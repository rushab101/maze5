==> flow/design.v <==
module CharacterDisplayController(
	input en,
	input [3:0] maze_orientation,
	output reg [2:0] character_type,
	input unsigned [7:0] char_x,
	input unsigned [7:0] char_y,
	output reg vga_plot,
	output [7:0] vga_x,
	output [7:0] vga_y,
	output reg [2:0] vga_color,
	input reset,
	input clock_50);
	reg unsigned [2:0] cur_sprite_x;
	reg unsigned [2:0] cur_sprite_y;
	initial
	begin
		character_type = 3'd0;
		cur_sprite_x = 3'd0;
		cur_sprite_y = 3'd0;
	end
	always @(posedge clock_50)
	begin
		if (reset == 1'b1)
		begin
			character_type <= 3'd0;
			cur_sprite_x <= 3'd0;
			cur_sprite_y <= 3'd0;
		end
		else  
		begin
			if (cur_sprite_y != 3'd4 || cur_sprite_x != 3'd4)
			begin
				if(cur_sprite_x < 3'd4)
				begin
					cur_sprite_x <= cur_sprite_x + 3'd1;
				end
				else  
				begin
					cur_sprite_x <= 3'd0;
					cur_sprite_y <= cur_sprite_y + 3'd1;
				end
			end
			else
			begin
				cur_sprite_x <= 3'd0;
				cur_sprite_y <= 3'd0;
				if (character_type == 3'd7)
				begin
					character_type <= 3'd0;
				end
				else
				begin
					character_type <= character_type + 3'd1;
				end
			end
		end
	end
	assign vga_x = char_x + {5'd00000, cur_sprite_x} + 8'd26;
	assign vga_y = char_y + {5'd00000, cur_sprite_y} + 8'd1;
	reg [4:0] row0;
	reg [4:0] row1;
	reg [4:0] row2;
	reg [4:0] row3;
	reg [4:0] row4;
	reg [2:0] sprite_color;
	always @(*)
	begin
		if (character_type == 3'b000)  
		begin
			if (maze_orientation == 4'b1000)  
			begin
				row0 = 5'b11000;
				row1 = 5'b11100;
				row2 = 5'b10011;
				row3 = 5'b11100;
				row4 = 5'b11000;
			end
			else if (maze_orientation == 4'b0100) 
			begin
				row0 = 5'b00011;
				row1 = 5'b00111;
				row2 = 5'b11001;
				row3 = 5'b00111;
				row4 = 5'b00011;
			end
			else if (maze_orientation == 4'b0010) 
			begin
				row0 = 5'b00100;
				row1 = 5'b00100;
				row2 = 5'b01010;
				row3 = 5'b11011;
				row4 = 5'b11111;
			end
			else  
			begin
				row0 = 5'b11111;
				row1 = 5'b11011;
				row2 = 5'b01010;
				row3 = 5'b00100;
				row4 = 5'b00100;
			end			
			sprite_color = 3'b100;
		end
		else  
		begin
			row0 = 5'b10001;
			row1 = 5'b01110;
			row2 = 5'b00100;
			row3 = 5'b01110;
			row4 = 5'b10001;
			case (character_type)
				3'b001: sprite_color = 3'b001;  
				3'b010: sprite_color = 3'b001;  
				3'b011: sprite_color = 3'b001;  
				3'b100: sprite_color = 3'b001;
				3'b101: sprite_color = 3'b001;
				3'b110: sprite_color = 3'b001; 
				3'b111: sprite_color = 3'b001; 
				default: sprite_color = 3'b000;
			endcase
		end
	end
	reg [6:0] selected_row;
	always @(*)
	begin
		case (cur_sprite_y)
			4'd0: selected_row = row0;
			4'd1: selected_row = row1;
			4'd2: selected_row = row2;
			4'd3: selected_row = row3;
			4'd4: selected_row = row4;
			default: selected_row = row0;
		endcase
	end
	reg selected_col;
	always @(*)
	begin
		case (cur_sprite_x)
			4'd0: selected_col = selected_row[0];
			4'd1: selected_col = selected_row[1];
			4'd2: selected_col = selected_row[2];
			4'd3: selected_col = selected_row[3];
			4'd4: selected_col = selected_row[4];
			default: selected_col = selected_row[0];
		endcase
	end
	always @(*)
	begin
		vga_color = sprite_color;
		if (selected_col == 1'b1 && reset == 1'b0)
		begin
			vga_plot = 1'b1;
		end
		else
		begin
			vga_plot = 1'b0;
		end
	end
endmodule
module DisplayController(
	input en, 
	output [4:0] map_x, 
	output [4:0] map_y, 
	input [2:0] sprite_type, 
	input [3:0] maze_orientation,
	input [7:0] maze_vga_x,
	input [7:0] maze_vga_y,
	input [7:0] ghost1_vga_x,
	input [7:0] ghost1_vga_y,
	input [7:0] ghost2_vga_x,
	input [7:0] ghost2_vga_y,
	input [7:0] ghost3_vga_x,
	input [7:0] ghost3_vga_y,
	input [7:0] ghost4_vga_x,
	input [7:0] ghost4_vga_y,
	input [7:0] ghost5_vga_x,
	input [7:0] ghost5_vga_y,
	input [7:0] ghost6_vga_x,
	input [7:0] ghost6_vga_y,
	input [7:0] ghost7_vga_x,
	input [7:0] ghost7_vga_y,
	output reg vga_plot, 
	output reg [7:0] vga_x,
	output reg [7:0] vga_y,
	output reg [2:0] vga_color,
	input reset, 
	input clock_50,
	output reg is_display_running);
	reg unsigned selected_display_controller;
	reg unsigned [14:0] current_time;
	wire [2:0] character_type;
	reg unsigned [7:0] x_out, y_out;
	initial
	begin
		selected_display_controller = 1'b0;
		current_time = 15'd0;
		x_out = 8'd0;
		y_out = 8'd0;
	end
	always @(posedge clock_50)
	begin
		if (reset == 1'b1) begin
			current_time = 15'd0;
			selected_display_controller = 1'b0;
			is_display_running <= 1'b0;
		end
		else begin
			if (current_time < 15'd11025)
			begin
				is_display_running <= 1'b1;
				current_time <= current_time + 15'd1;
				selected_display_controller <= 1'b0;
			end
			else if (current_time >= 15'd11025 && current_time <= 15'd11125) 
			begin
				is_display_running <= 1'b1;
				current_time <= current_time + 15'd1;
				selected_display_controller <= 1'b1;
			end
			else 
			begin
				is_display_running <= 1'b0;
				current_time <= 15'd0;
				selected_display_controller <= 1'b0;    			
			end
		end		
	end
	always @(*)
	begin
		case (character_type)
			3'd0: begin 
				x_out = maze_vga_x;
				y_out = maze_vga_y;
			end
			3'd1: begin
				x_out = ghost1_vga_x;
				y_out = ghost1_vga_y;
			end
			3'd2: begin
				x_out = ghost2_vga_x;
				y_out = ghost2_vga_y;
			end
			3'd3: begin
				x_out = ghost3_vga_x;
				y_out = ghost3_vga_y;
			end
			3'd4: begin 
				x_out = ghost4_vga_x;
				y_out = ghost4_vga_y;
			end
			3'd5: begin 
			x_out = ghost5_vga_x;
			y_out = ghost5_vga_y;
			end
			3'd6: begin 
			x_out = ghost6_vga_x;
			y_out = ghost6_vga_y;
			end
			3'd7: begin 
			x_out = ghost7_vga_x;
			y_out = ghost7_vga_y;
			end
			default: begin
				x_out = 8'd0;
				y_out = 8'd0;
			end
		endcase
	end
	wire [7:0] vga_x_cdc;
	wire [7:0] vga_y_cdc;
	wire [7:0] vga_x_mdc;
	wire [7:0] vga_y_mdc;
	wire [2:0] vga_color_cdc;
	wire [2:0] vga_color_mdc;
	wire vga_plot_cdc;
	wire vga_plot_mdc;
	CharacterDisplayController cdc_controller(
		.en(en),
		.maze_orientation(maze_orientation),
		.character_type(character_type),
		.char_x(x_out),
		.char_y(y_out),
		.vga_plot(vga_plot_cdc),
		.vga_x(vga_x_cdc),
		.vga_y(vga_y_cdc),
		.vga_color(vga_color_cdc),
		.reset(reset),
		.clock_50(clock_50)
	);
	MapDisplayController mdc_controller(
		.en(en), 
		.map_x(map_x), 
		.map_y(map_y), 
		.sprite_type(sprite_type), 
		.vga_plot(vga_plot_mdc), 
		.vga_x(vga_x_mdc), 
		.vga_y(vga_y_mdc), 
		.vga_color(vga_color_mdc),
		.reset(reset), 
		.clock_50(clock_50), 
		.debug_leds(debug_leds)
	);
	always @(*)
	begin		
		if (selected_display_controller == 1'b0)
		begin
			vga_x = vga_x_mdc;
			vga_y = vga_y_mdc;
			vga_color = vga_color_mdc;
			vga_plot = vga_plot_mdc;	
		end
		else 
		begin
			vga_x = vga_x_cdc;
			vga_y = vga_y_cdc;
			vga_color = vga_color_cdc;
			vga_plot = vga_plot_cdc;	
		end
	end
endmodule
module MapDisplayController(
	input en, 
	output reg unsigned [4:0] map_x, 
	output reg unsigned [4:0] map_y, 
	input [2:0] sprite_type, 
	output reg vga_plot, 
	output unsigned [7:0] vga_x,
	output unsigned [7:0] vga_y,
	output reg [2:0] vga_color,
	input reset, 
	input clock_50,
	output [7:0] debug_leds);
	reg postreset;
	reg unsigned [2:0] cur_sprite_x;
	reg unsigned [2:0] cur_sprite_y;
	initial 
	begin
		map_x = 5'd0;
		map_y = 5'd0;
		cur_sprite_x = 3'd0;
		cur_sprite_y = 3'd0;
		vga_plot = 1'b0;
		vga_color = 3'd0;
		postreset=1'b0;
	end 
	always @(posedge clock_50) 
	begin
		if (reset == 1'b1) 
		begin
			map_x <= 5'd0;
			map_y <= 5'd0;
			cur_sprite_x <= 3'd0;
			cur_sprite_y <= 3'd0;	
			vga_plot <= 1'b1;
			postreset<=1'b1;
		end
		else
		begin
			if (cur_sprite_y != 3'd4 || cur_sprite_x != 3'd4)
			begin			
				if(cur_sprite_x < 3'd4)
					cur_sprite_x <= cur_sprite_x + 3'd1;
				else  
				begin
					cur_sprite_x <= 3'd0;
					cur_sprite_y <= cur_sprite_y + 3'd1;
				end
			end
			else 
			begin
				cur_sprite_x <= 3'd0;
				cur_sprite_y <= 3'd0;
				if (map_x == 5'd20)
				begin
					map_x <= 5'd0;											
					if (map_y == 5'd20)
					begin
						map_y <= 5'd0;
					end
					else
					begin
						map_y <= map_y + 5'd1;
					end
				end
				else 
				begin
					map_x <= map_x + 5'd1;					
				end	
			end		
		end
	end	
	assign vga_x = ({3'b000, map_x} * 8'd5) + {5'd0, cur_sprite_x} + 8'd26;
	assign vga_y = ({3'b000, map_y} * 8'd5) + {5'd0, cur_sprite_y} + 8'd1;
	reg [4:0] row0;
	reg [4:0] row1;
	reg [4:0] row2;
	reg [4:0] row3;
	reg [4:0] row4;
	reg [2:0] sprite_color;
	always @(*)
	begin
		if(postreset==1'b1&&map_x==5'd10&&map_y==5'd8&&reset==1'b0)begin
		row0 = 5'b01100;
		row1 = 5'b01000;
		row2 = 5'b01000;
		row3 = 5'b01100;
		row4 = 5'b01100;
		sprite_color = 3'b111;
		postreset=1'b0;
		end
		if (sprite_type == 3'b000)  
		begin
			row0 = 5'b11111;
			row1 = 5'b11111;
			row2 = 5'b11111;
			row3 = 5'b11111;
			row4 = 5'b11111;
			sprite_color = 3'b000;
		end
		else if (sprite_type == 3'b001)  
		begin
			row0 = 5'b00000;
			row1 = 5'b00100;
			row2 = 5'b01110;
			row3 = 5'b00100;
			row4 = 5'b00000;
			sprite_color = 3'b000;
		end
		else if (sprite_type == 3'b010)  
		begin
			row0 = 5'b00000;
			row1 = 5'b00000;
			row2 = 5'b00100;
			row3 = 5'b00000;
			row4 = 5'b00000;
			sprite_color = 3'b000;
		end
		else if (sprite_type == 3'b011)  
		begin
			row0 = 5'b11110;
			row1 = 5'b11111;
			row2 = 5'b11111;
			row3 = 5'b11111;
			row4 = 5'b11111;
			sprite_color = 3'b010;
		end
		else if (sprite_type == 3'b100)  
		begin
			row0 = 5'b01100;
			row1 = 5'b01000;
			row2 = 5'b01000;
			row3 = 5'b01100;
			row4 = 5'b01100;
			sprite_color = 3'b111;
		end
		else
		begin
			row0 = 5'b11111;
			row1 = 5'b11111;
			row2 = 5'b11111;
			row3 = 5'b11111;
			row4 = 5'b11111;
			sprite_color = 3'b010;
		end
	end
	reg [6:0] selected_row;
	always @(*)
	begin
		case (cur_sprite_y)
			4'd0: selected_row = row0;
			4'd1: selected_row = row1;
			4'd2: selected_row = row2;
			4'd3: selected_row = row3;
			4'd4: selected_row = row4;
			default: selected_row = row0;
		endcase
	end
	reg selected_col;
	always @(*)
	begin
		case (cur_sprite_x)
			4'd0: selected_col = selected_row[0];
			4'd1: selected_col = selected_row[1];
			4'd2: selected_col = selected_row[2];
			4'd3: selected_col = selected_row[3];
			4'd4: selected_col = selected_row[4];
			default: selected_col = selected_row[0];
		endcase
	end
	always @(*)
	begin
		case (selected_col)
			1'b1: vga_color = sprite_color;
			1'b0: vga_color = 3'b000;
		endcase
	end
endmodule
== Tool chain data of DisplayController ==
Tool output for the design above, in the order of the flow.
Line numbers count from 1 in the design file above.
Operators: Yosys type, input widths -> output width; for muxes data width and select width s.
A cell with n/a has no value.

* Design top: DisplayController
* Clock input: clock_50
* Cell library: sky130hd
* Library corner: tt_025C_1v80

== Elaborated design ==
Yosys after proc, flatten, opt, wreduce and memory -nomap, before mapping. Enables and synchronous resets that opt folds into registers are not counted as muxes. Memory bits, and registers merged into a memory's read port (data or address), are not among the register bits. Print and check cells are not counted. Equal cells are merged and count once.

* Bits in registers: 43
* Word-level cells: 153

* Add/subtract/negate cells: 16
* Multipliers: 2
* $lt $le $gt $ge: 5
* Equal/unequal tests: 36
* Multiplexer cells: 64
* Bitwise logic cells: 6
* Reductions and logical operators: 13

{| class="wikitable"
|+ Operator list
! operator !! count
|-
| $mux 5 || 40
|-
| $pmux 8 s8 || 2
|-
| $mul 5x3->8 const B || 2
|-
| $pmux 5 s4 || 2
|-
| $eq 3x2->1 const B || 12
|-
| $add 8x3->8 || 4
|-
| $mux 15 || 2
|-
| $eq 3x3->1 const B || 9
|-
| $mux 3 || 8
|-
| $eq 3x1->1 const B || 6
|-
| $add 8x1->8 const B || 2
|-
| $add 8x5->8 const B || 2
|-
| $mux 8 || 2
|-
| $add 15x1->15 const B || 1
|-
| $ge 15x14->1 const B || 1
|-
| $le 15x14->1 const B || 1
|-
| $lt 15x14->1 const B || 1
|-
| $add 3x1->3 const B || 5
|-
| $ne 3x3->1 const B || 4
|-
| $add 5x1->5 const B || 2
|-
| $eq 5x5->1 const B || 2
|-
| $pmux 1 s4 || 2
|-
| $reduce_or 7->1 || 1
|-
| $not 1->1 || 6
|-
| $reduce_or 2->1 || 3
|-
| $lt 3x3->1 const B || 2
|-
| $logic_not 3->1 || 2
|-
| $reduce_or 3->1 || 2
|}

Not listed: further kinds 8, cells in them 14.

== Logic depth ==
Yosys ltp: most cells in a row. Word level: on the elaborated netlist, between registers, memories and ports. Mapped: between sequential cells and ports; inverters and the memories' decode and read muxes count.

* Depth after elaboration: 11
* ABC_AREA: 0
* Gate-level depth with buffers: 19

== Synthesis result ==
Yosys stat after the flow's synthesis: flattened, memories mapped to cells. It holds for the ABC_AREA given above (unset counts as 0); a run with the other value may have another netlist.

* Standard cells after synthesis: 610
* Mapped area: 0.0048809 mm²
* Area of sequential cells: 0.0008708 mm²
* Flip-flops: 43
* Buffers: 30

{| class="wikitable"
|+ Cells by type
! type !! count !! total area (µm²)
|-
| sky130_fd_sc_hd__ha_1 || 69 || 863.328
|-
| sky130_fd_sc_hd__dfxtp_1 || 42 || 840.806
|-
| sky130_fd_sc_hd__mux2_2 || 18 || 202.694
|-
| sky130_fd_sc_hd__nor2_1 || 53 || 198.941
|-
| sky130_fd_sc_hd__xnor2_1 || 22 || 192.685
|-
| sky130_fd_sc_hd__nand2_1 || 49 || 183.926
|-
| sky130_fd_sc_hd__inv_1 || 46 || 172.666
|-
| sky130_fd_sc_hd__a21oi_1 || 34 || 170.163
|-
| sky130_fd_sc_hd__a222oi_1 || 16 || 160.154
|-
| sky130_fd_sc_hd__fa_1 || 8 || 160.154
|-
| sky130_fd_sc_hd__xor2_1 || 18 || 157.651
|-
| sky130_fd_sc_hd__o21ai_0 || 26 || 130.125
|-
| sky130_fd_sc_hd__mux2i_1 || 8 || 80.077
|-
| sky130_fd_sc_hd__a21o_1 || 10 || 75.072
|-
| sky130_fd_sc_hd__clkbuf_1 || 20 || 75.072
|-
| sky130_fd_sc_hd__nor3_1 || 15 || 75.072
|-
| sky130_fd_sc_hd__a221oi_1 || 8 || 70.067
|-
| sky130_fd_sc_hd__nand2b_1 || 9 || 56.304
|}

Other cell types: 49; their cells: 139.
The figures by module come from a second, unflattened synthesis with its own total; it is not the netlist above.

* Cells (unflattened synthesis): 676
* Area (unflattened synthesis): 0.0054915 mm²

Rows give one instance, submodules left out.

{| class="wikitable"
|+ By module
! module !! times used !! cells !! area (mm²) !! sequential area (mm²)
|-
| DisplayController || 1 || 274 || 0.0022121 || 0.0003403
|-
| MapDisplayController || 1 || 228 || 0.0019356 || 0.0003503
|-
| CharacterDisplayController || 1 || 174 || 0.0013438 || 0.0001802
|}

== Path before layout ==
OpenSTA on the mapped netlist: ideal clock, no wires. The path of least setup slack (recovery checks aside). Input and output delay are each 20% of the period. Register names are those of the netlist, which keeps one name where synthesis merged equal registers.

* Kind: flip-flop to output port
* Start point: register cdc_controller.character_type[1]
* End point: output port vga_x[7]
* Clock period: 5.27 ns
* Output delay: 1.054 ns
* Arrival: 3.616 ns
* Setup slack: 0.600 ns
* Delay of the path: 3.616 ns
* Driving pins on the path: 20
* Path buffers: 4
* Synthesis period reached: 4.67 ns

"delay of the path" is the arrival time less input delay plus setup time.
At an output port there is no setup time.
"driving pins on the path": output pins that drive a net of the path, with the launching flip-flop's if there is one; two outputs of one cell count as two.
"synthesis period reached" = period - worst setup slack (recovery checks aside). The figure is calculated, with input and output delays left at 20% of the set period.
Between the ends stands the longest chain of elaborated cells between them, by number of cells; it is not shown to be the way that was timed. Of several equally long chains one is given.
Each line given opens the expression or statement behind the cell; cells for indexed reads and writes are added by Yosys, which also makes memories of some case tables.
At most two assigning lines are given for a register; there are more.

* Cells stage by stage: sky130_fd_sc_hd__dfxtp_1 -> sky130_fd_sc_hd__inv_1 -> sky130_fd_sc_hd__ha_1 -> sky130_fd_sc_hd__buf_6 -> sky130_fd_sc_hd__or3_4 -> sky130_fd_sc_hd__buf_2 -> sky130_fd_sc_hd__clkbuf_1 -> sky130_fd_sc_hd__clkbuf_1 -> sky130_fd_sc_hd__nand4_1 -> sky130_fd_sc_hd__o21ai_0 -> sky130_fd_sc_hd__ha_1 -> sky130_fd_sc_hd__inv_1 -> sky130_fd_sc_hd__ha_1 -> sky130_fd_sc_hd__fa_1 -> sky130_fd_sc_hd__a21o_1 -> sky130_fd_sc_hd__a21oi_1 -> sky130_fd_sc_hd__nor2b_1 -> sky130_fd_sc_hd__o21ai_0 -> sky130_fd_sc_hd__xnor2_1 -> sky130_fd_sc_hd__a21oi_1
* Cells in the longest elaborated chain: 5

{| class="wikitable"
|+ RTL lines, path after synthesis
! item !! RTL line !! RTL
|-
| from (decl) || 4 || <nowiki>output reg [2:0] character_type,</nowiki>
|-
| from (assign) || 25 || <nowiki>character_type <= 3'd0;</nowiki>
|-
| from (assign) || 53 || <nowiki>character_type <= character_type + 3'd1;</nowiki>
|-
| $eq 3x3->1 || 230 || <nowiki>case (character_type)</nowiki>
|-
| $pmux 8 s8 || 230 ||
|-
| $add 8x3->8 || 58 || <nowiki>assign vga_x = char_x + {5'd00000, cur_sprite_x} + 8'd26;</nowiki>
|-
| $add 8x5->8 || 58 ||
|-
| $mux 8 || 305 || <nowiki>if (selected_display_controller == 1'b0)</nowiki>
|-
| to (decl) || 183 || <nowiki>output reg [7:0] vga_x,</nowiki>
|}

== Worst path after layout ==
From the final timing report of flow run 1: the path of least setup slack in the routed layout; clock arrival at registers is part of the times.

* Kind: input port to output port
* Start point: input port ghost5_vga_y[2]
* End point: output port vga_y[7]
* Clock period: 5.36 ns
* Input delay: 1.07 ns
* Output delay: 1.07 ns
* Arrival: 4.17 ns
* Setup slack: 0.12 ns
* Driving pins on the path: 11
* Path buffers: 2

Between the ends stands the longest chain of elaborated cells between them, by number of cells; it is not shown to be the way that was timed. Of several equally long chains one is given.

* Cells stage by stage: sky130_fd_sc_hd__clkdlybuf4s50_1 -> sky130_fd_sc_hd__a222oi_1 -> sky130_fd_sc_hd__a21oi_1 -> sky130_fd_sc_hd__a221oi_2 -> sky130_fd_sc_hd__a21oi_1 -> sky130_fd_sc_hd__ha_1 -> sky130_fd_sc_hd__a21oi_1 -> sky130_fd_sc_hd__or4_4 -> sky130_fd_sc_hd__or4_1 -> sky130_fd_sc_hd__a31o_1 -> sky130_fd_sc_hd__dlygate4sd2_1
* Cells in the longest elaborated chain: 4

{| class="wikitable"
|+ RTL lines, path post-layout
! item !! RTL line !! RTL
|-
| from (decl) || 177 || <nowiki>input [7:0] ghost5_vga_y,</nowiki>
|-
| $pmux 8 s8 || 230 || <nowiki>case (character_type)</nowiki>
|-
| $add 8x3->8 || 59 || <nowiki>assign vga_y = char_y + {5'd00000, cur_sprite_y} + 8'd1;</nowiki>
|-
| $add 8x1->8 || 59 ||
|-
| $mux 8 || 305 || <nowiki>if (selected_display_controller == 1'b0)</nowiki>
|-
| to (decl) || 184 || <nowiki>output reg [7:0] vga_y,</nowiki>
|}

==> runs of DisplayController <==
Measured data: module DisplayController, platform sky130hd, 2 stored runs of the flow under differing settings, order arbitrary. Input and output delays are each 20% of the period that was set; the output load is 0.01 pF.
"achieved clock period" is the run's clock period less its worst setup slack. It is reckoned from that one timing run; input and output delays stay at 20% of the period that was set.
By "critical setup path time" is meant the share of the clock period that the worst setup path is allowed (20% is reserved at inputs, 20% at outputs), minus its slack. Clock arrival times at its registers enter into it.
"total power after layout" is the tool's figure for a default switching activity; nothing was simulated.

=== Flow run 1 ===
{| class="wikitable"
! Setting !! Value
|-
| period_ns || 5.36
|-
| CORE_UTILIZATION || 41
|-
| CAP_MARGIN || 20
|-
| CORE_MARGIN || 2
|-
| SLEW_MARGIN || 20
|-
! Result !! Value
|-
| Mapped cell area after synthesis || 0.0048809 mm²
|-
| Total die area || 0.0127939 mm²
|-
| Area of the standard cells in the finished layout || 0.0069504 mm²
|-
| Utilization of the finished layout || 60.4 %
|-
| Setup slack of the critical path || 0.120 ns
|-
| Total negative setup slack || 0.000 ns
|-
| Post-route worst hold slack || 0.511 ns
|-
| Total power after layout || 1066 uW
|-
| Achieved clock period || 5.240 ns
|-
| Critical setup path time || 3.10 ns
|-
| Kind of the worst setup path || input port to output port
|}

=== Flow run 2 ===
{| class="wikitable"
! Setting !! Value
|-
| period_ns || 3.79
|-
| CORE_UTILIZATION || 23
|-
| SETUP_SLACK_MARGIN || 0.52
|-
| PLACE_DENSITY_LB_ADDON || 0.05
|-
| HOLD_SLACK_MARGIN || 0.29
|-
| CORE_ASPECT_RATIO || 0.77
|-
| TNS_END_PERCENT || 40
|-
| CTS_CLUSTER_SIZE || 43
|-
| MAX_ROUTING_LAYER || met4
|-
| CAP_MARGIN || 20
|-
| CORE_MARGIN || 2
|-
| SLEW_MARGIN || 20
|-
! Result !! Value
|-
| Mapped cell area after synthesis || 0.0048809 mm²
|-
| Total die area || 0.0224124 mm²
|-
| Area of the standard cells in the finished layout || 0.0079289 mm²
|-
| Utilization of the finished layout || 38.3 %
|-
| Setup slack of the critical path || -0.392 ns
|-
| Total negative setup slack || -1.899 ns
|-
| Post-route worst hold slack || 0.526 ns
|-
| Total power after layout || 1581 uW
|-
| Achieved clock period || 4.182 ns
|-
| Critical setup path time || 3.42 ns
|-
| Kind of the worst setup path || flip-flop to output port
|}
