==> flow/design.v <==
module Counter(
	input [27:0] interval,
	input reset,
	input en,
	input clock_50,
	output [27:0] cur_time);
	reg [27:0] now_time;
	always @(posedge clock_50)
	begin
		if (reset == 1'b1)
		begin
			now_time <= 28'd0;
		end
		else if (en == 1'b1)
		begin
			if (now_time == interval)  
			begin
				now_time <= 28'd0;
			end
			else
			begin
				now_time <= now_time + 28'd1;
			end
		end
	end
	assign cur_time = now_time;
endmodule
Step by step through the tools: Counter. Tool output for the design above, in the order of the flow. Lines are those of the file above, counted from 1. The mark n/a stands for no value.

Design top: Counter. Clock: clock_50. Library: sky130hd. Library corner: tt_025C_1v80.

Word-level counts. Source: Yosys, flattened and elaborated, memories not mapped. Widths are those after wreduce; folded enables and synchronous resets count as part of the registers. Registers that Yosys merges into a memory's read port (data or address) are not register bits. Print and check cells do not count. Equal cells are merged and count once.

Register bits: 28. The figure for word-level cells is 4. The entry for bits of input ports reads 31.

The figure for multiplexer cells is 1. The figure for add/sub/neg operators is 1. Under equality and inequality tests stands 1.

Operators by type and width (count): adder 28 x 1 -> 28 bit (second input constant) (1); == test 28 bit (1); 2-to-1 mux 28 bit (1).

Longest topological paths. Yosys ltp: most cells in a row. Word level: on the elaborated netlist, between registers, memories and ports. Mapped: between sequential cells and ports; inverters and the memories' decode and read muxes count.

The figure for depth after elaboration is 2. Under ABC_AREA stands 1. The entry for mapped depth reads 13. The entry for mapped depth without buffers reads 11.

After synthesis. Yosys stat after the flow's synthesis: flattened, memories mapped to cells. It holds for the ABC_AREA given above (unset counts as 0); a run with the other value may have another netlist.

Sequential area: 560.5 µm². For flip-flop cells the number is 28. Under mapped cells stands 473. For synthesis area the number is 2536.2 µm².

Cell types: sky130_fd_sc_hd__nand2_1 (count 179, area in all 671.894 µm²); sky130_fd_sc_hd__dfxtp_1 (count 28, area in all 560.538 µm²); sky130_fd_sc_hd__inv_1 (count 90, area in all 337.824 µm²); sky130_fd_sc_hd__nor2_1 (count 64, area in all 240.23 µm²); sky130_fd_sc_hd__nand3_1 (count 23, area in all 115.11 µm²); sky130_fd_sc_hd__xnor2_1 (count 13, area in all 113.859 µm²); sky130_fd_sc_hd__xor2_1 (count 8, area in all 70.067 µm²); sky130_fd_sc_hd__o21ai_0 (count 9, area in all 45.043 µm²); sky130_fd_sc_hd__nand2_2 (count 7, area in all 43.792 µm²); sky130_fd_sc_hd__nand4_1 (count 7, area in all 43.792 µm²); sky130_fd_sc_hd__buf_2 (count 8, area in all 40.038 µm²); sky130_fd_sc_hd__nor2_2 (count 5, area in all 31.28 µm²); sky130_fd_sc_hd__nand3_2 (count 3, area in all 30.029 µm²); sky130_fd_sc_hd__nor3_1 (count 6, area in all 30.029 µm²); sky130_fd_sc_hd__buf_6 (count 2, area in all 22.522 µm²); sky130_fd_sc_hd__inv_2 (count 6, area in all 22.522 µm²); sky130_fd_sc_hd__nor2_4 (count 2, area in all 22.522 µm²); sky130_fd_sc_hd__and2_1 (count 3, area in all 18.768 µm²).

Not listed: further types 7, cells in them 10.

Timing after synthesis. OpenSTA on the mapped netlist: ideal clock, no wires. The path of least setup slack (recovery checks aside). Input and output delay are each 20% of the period. Register names are those of the netlist, which keeps one name where synthesis merged equal registers.

Path type: input-to-reg. Start point: input port en. End point: register now_time[1]. For path delay the number is 0.964 ns. For clock period the number is 3.25 ns. For launch time at the first pin the number is 0.650 ns. The entry for path buffers reads 2. Setup slack: 1.636 ns. Stages: 11. For library setup time the number is 0.117 ns. For data required time the number is 3.133 ns. The figure for data arrival time is 1.497 ns. Period reached after synthesis: 1.614 ns.

"path delay" = arrival - input delay + setup time. "stages": output pins that drive a net of the path, with the launching flip-flop's if there is one; two outputs of one cell count as two. "period reached after synthesis" is the clock period less the worst setup slack; recovery checks do not enter. This is arithmetic on one report: input and output delays are still those of the set period (20% each). A register here has more assigning lines than the two given.

Cell sequence: sky130_fd_sc_hd__clkbuf_8 -> sky130_fd_sc_hd__inv_2 -> sky130_fd_sc_hd__nor2_1 -> sky130_fd_sc_hd__nand2_1 -> sky130_fd_sc_hd__nor2_1 -> sky130_fd_sc_hd__nand2_1 -> sky130_fd_sc_hd__nor2_1 -> sky130_fd_sc_hd__nand2_1 -> sky130_fd_sc_hd__nand2_2 -> sky130_fd_sc_hd__buf_6 -> sky130_fd_sc_hd__nor2_1.

Ends and longest elaborated chain, post-synthesis: from (decl) (line 4) `input en,`; to (assign) (line 12) `now_time <= 28'd0;`; to (assign) (line 22) `now_time <= now_time + 28'd1;`; to (decl) (line 7) `reg [27:0] now_time;`.

No chain of elaborated cells between the ends is given.

Path in the finished layout. Path of least setup slack in the final report of flow run 1 (OpenROAD, finished layout, wires in). Where an end is a register, its clock arrival counts in the times.

Path type: input-to-reg. Start point: input port interval[14]. End point: register now_time[10]. The figure for data arrival time is 2.16 ns. Setup slack: 0.54 ns. For clock period the number is 2.53 ns. Stages: 9. For data required time the number is 2.70 ns. For launch time at the first pin the number is 0.51 ns. The entry for path buffers reads 1. For library setup time the number is 0.10 ns.

The rows between start and end are the longest chain of elaborated cells between them; the timing report does not say that the signal goes this way. Where chains are equally long, one stands for them. A line is the first line of the expression or statement that the cell stems from. Yosys adds cells for indexed reads and writes and turns some case tables into memories. A register here has more assigning lines than the two given.

Cell sequence: sky130_fd_sc_hd__clkdlybuf4s50_1 -> sky130_fd_sc_hd__xnor2_1 -> sky130_fd_sc_hd__nand2_1 -> sky130_fd_sc_hd__nor2_1 -> sky130_fd_sc_hd__nand2_1 -> sky130_fd_sc_hd__nor2_2 -> sky130_fd_sc_hd__nand3_2 -> sky130_fd_sc_hd__nand2_1 -> sky130_fd_sc_hd__inv_1. For length of the longest elaborated chain the number is 2. Under elaborated cells between the ends (all ways) stands 2.

Ends and longest elaborated chain, after layout: from (decl) (line 2) `input [27:0] interval,`; == test 28 bit (line 16) `if (now_time == interval)`; 2-to-1 mux 28 bit (line 16); to (assign) (line 18) `now_time <= 28'd0;`; to (assign) (line 22) `now_time <= now_time + 28'd1;`; to (decl) (line 7) `reg [27:0] now_time;`.

## Implementation results

Measured results for Counter: 2 stored runs of the Yosys and OpenROAD flow on sky130hd. The settings differ; the order carries no meaning. The constraints put input and output delay at 20% of the set period each and load the outputs with 0.01 pF. "clock period achieved" is the run's clock period less its worst setup slack. It is reckoned from that one timing run; input and output delays stay at 20% of the period that was set. "critical setup path time" = time allowed to the worst setup path (clock period - input delay - output delay, where it has them) - its slack; a late launch clock adds to it, a late capture clock takes from it. "total power after layout" rests on the timing tool's default activity at the inputs, not on a simulated workload.

Flow run 1 has these settings: period_ns 2.53; CORE_UTILIZATION 20; SETUP_SLACK_MARGIN -0.05; PLACE_DENSITY_LB_ADDON 0.04; HOLD_SLACK_MARGIN 0.28; CELL_PAD_IN_SITES_GLOBAL_PLACEMENT 2; CELL_PAD_IN_SITES_DETAIL_PLACEMENT 0; ABC_AREA 1; CTS_CLUSTER_DIAMETER 220; CAP_MARGIN 40; MIN_ROUTING_LAYER met1; CORE_MARGIN 2; SLEW_MARGIN 20. The worst hold slack in the final report comes to 0.584 ns. The netlist area reported by Yosys is 2536.2 µm². The measured setup slack of the worst path is 0.543 ns. The total power after layout is 0.001124 W. The critical setup path time reads 1.48 ns. Critical path kind: input-to-reg. The die outline area stands at 13597.9 µm². For the setup TNS the run shows 0.000 ns. The clock period achieved comes to 1.987 ns. For the standard-cell area after layout the run shows 3368.2 µm². The utilization after routing is 0.269.

Flow run 2 has these settings: period_ns 2.86; CORE_UTILIZATION 71; PLACE_DENSITY_LB_ADDON 0.22; HOLD_SLACK_MARGIN 0.29; CELL_PAD_IN_SITES_DETAIL_PLACEMENT 0; GPL_TIMING_DRIVEN 0; GPL_ROUTABILITY_DRIVEN 0; CTS_CLUSTER_SIZE 89; CTS_CLUSTER_DIAMETER 284; MAX_ROUTING_LAYER met4; CAP_MARGIN 20; CORE_MARGIN 2; SLEW_MARGIN 20. Outcome: stopped before the end: placement reported FLW-0024.
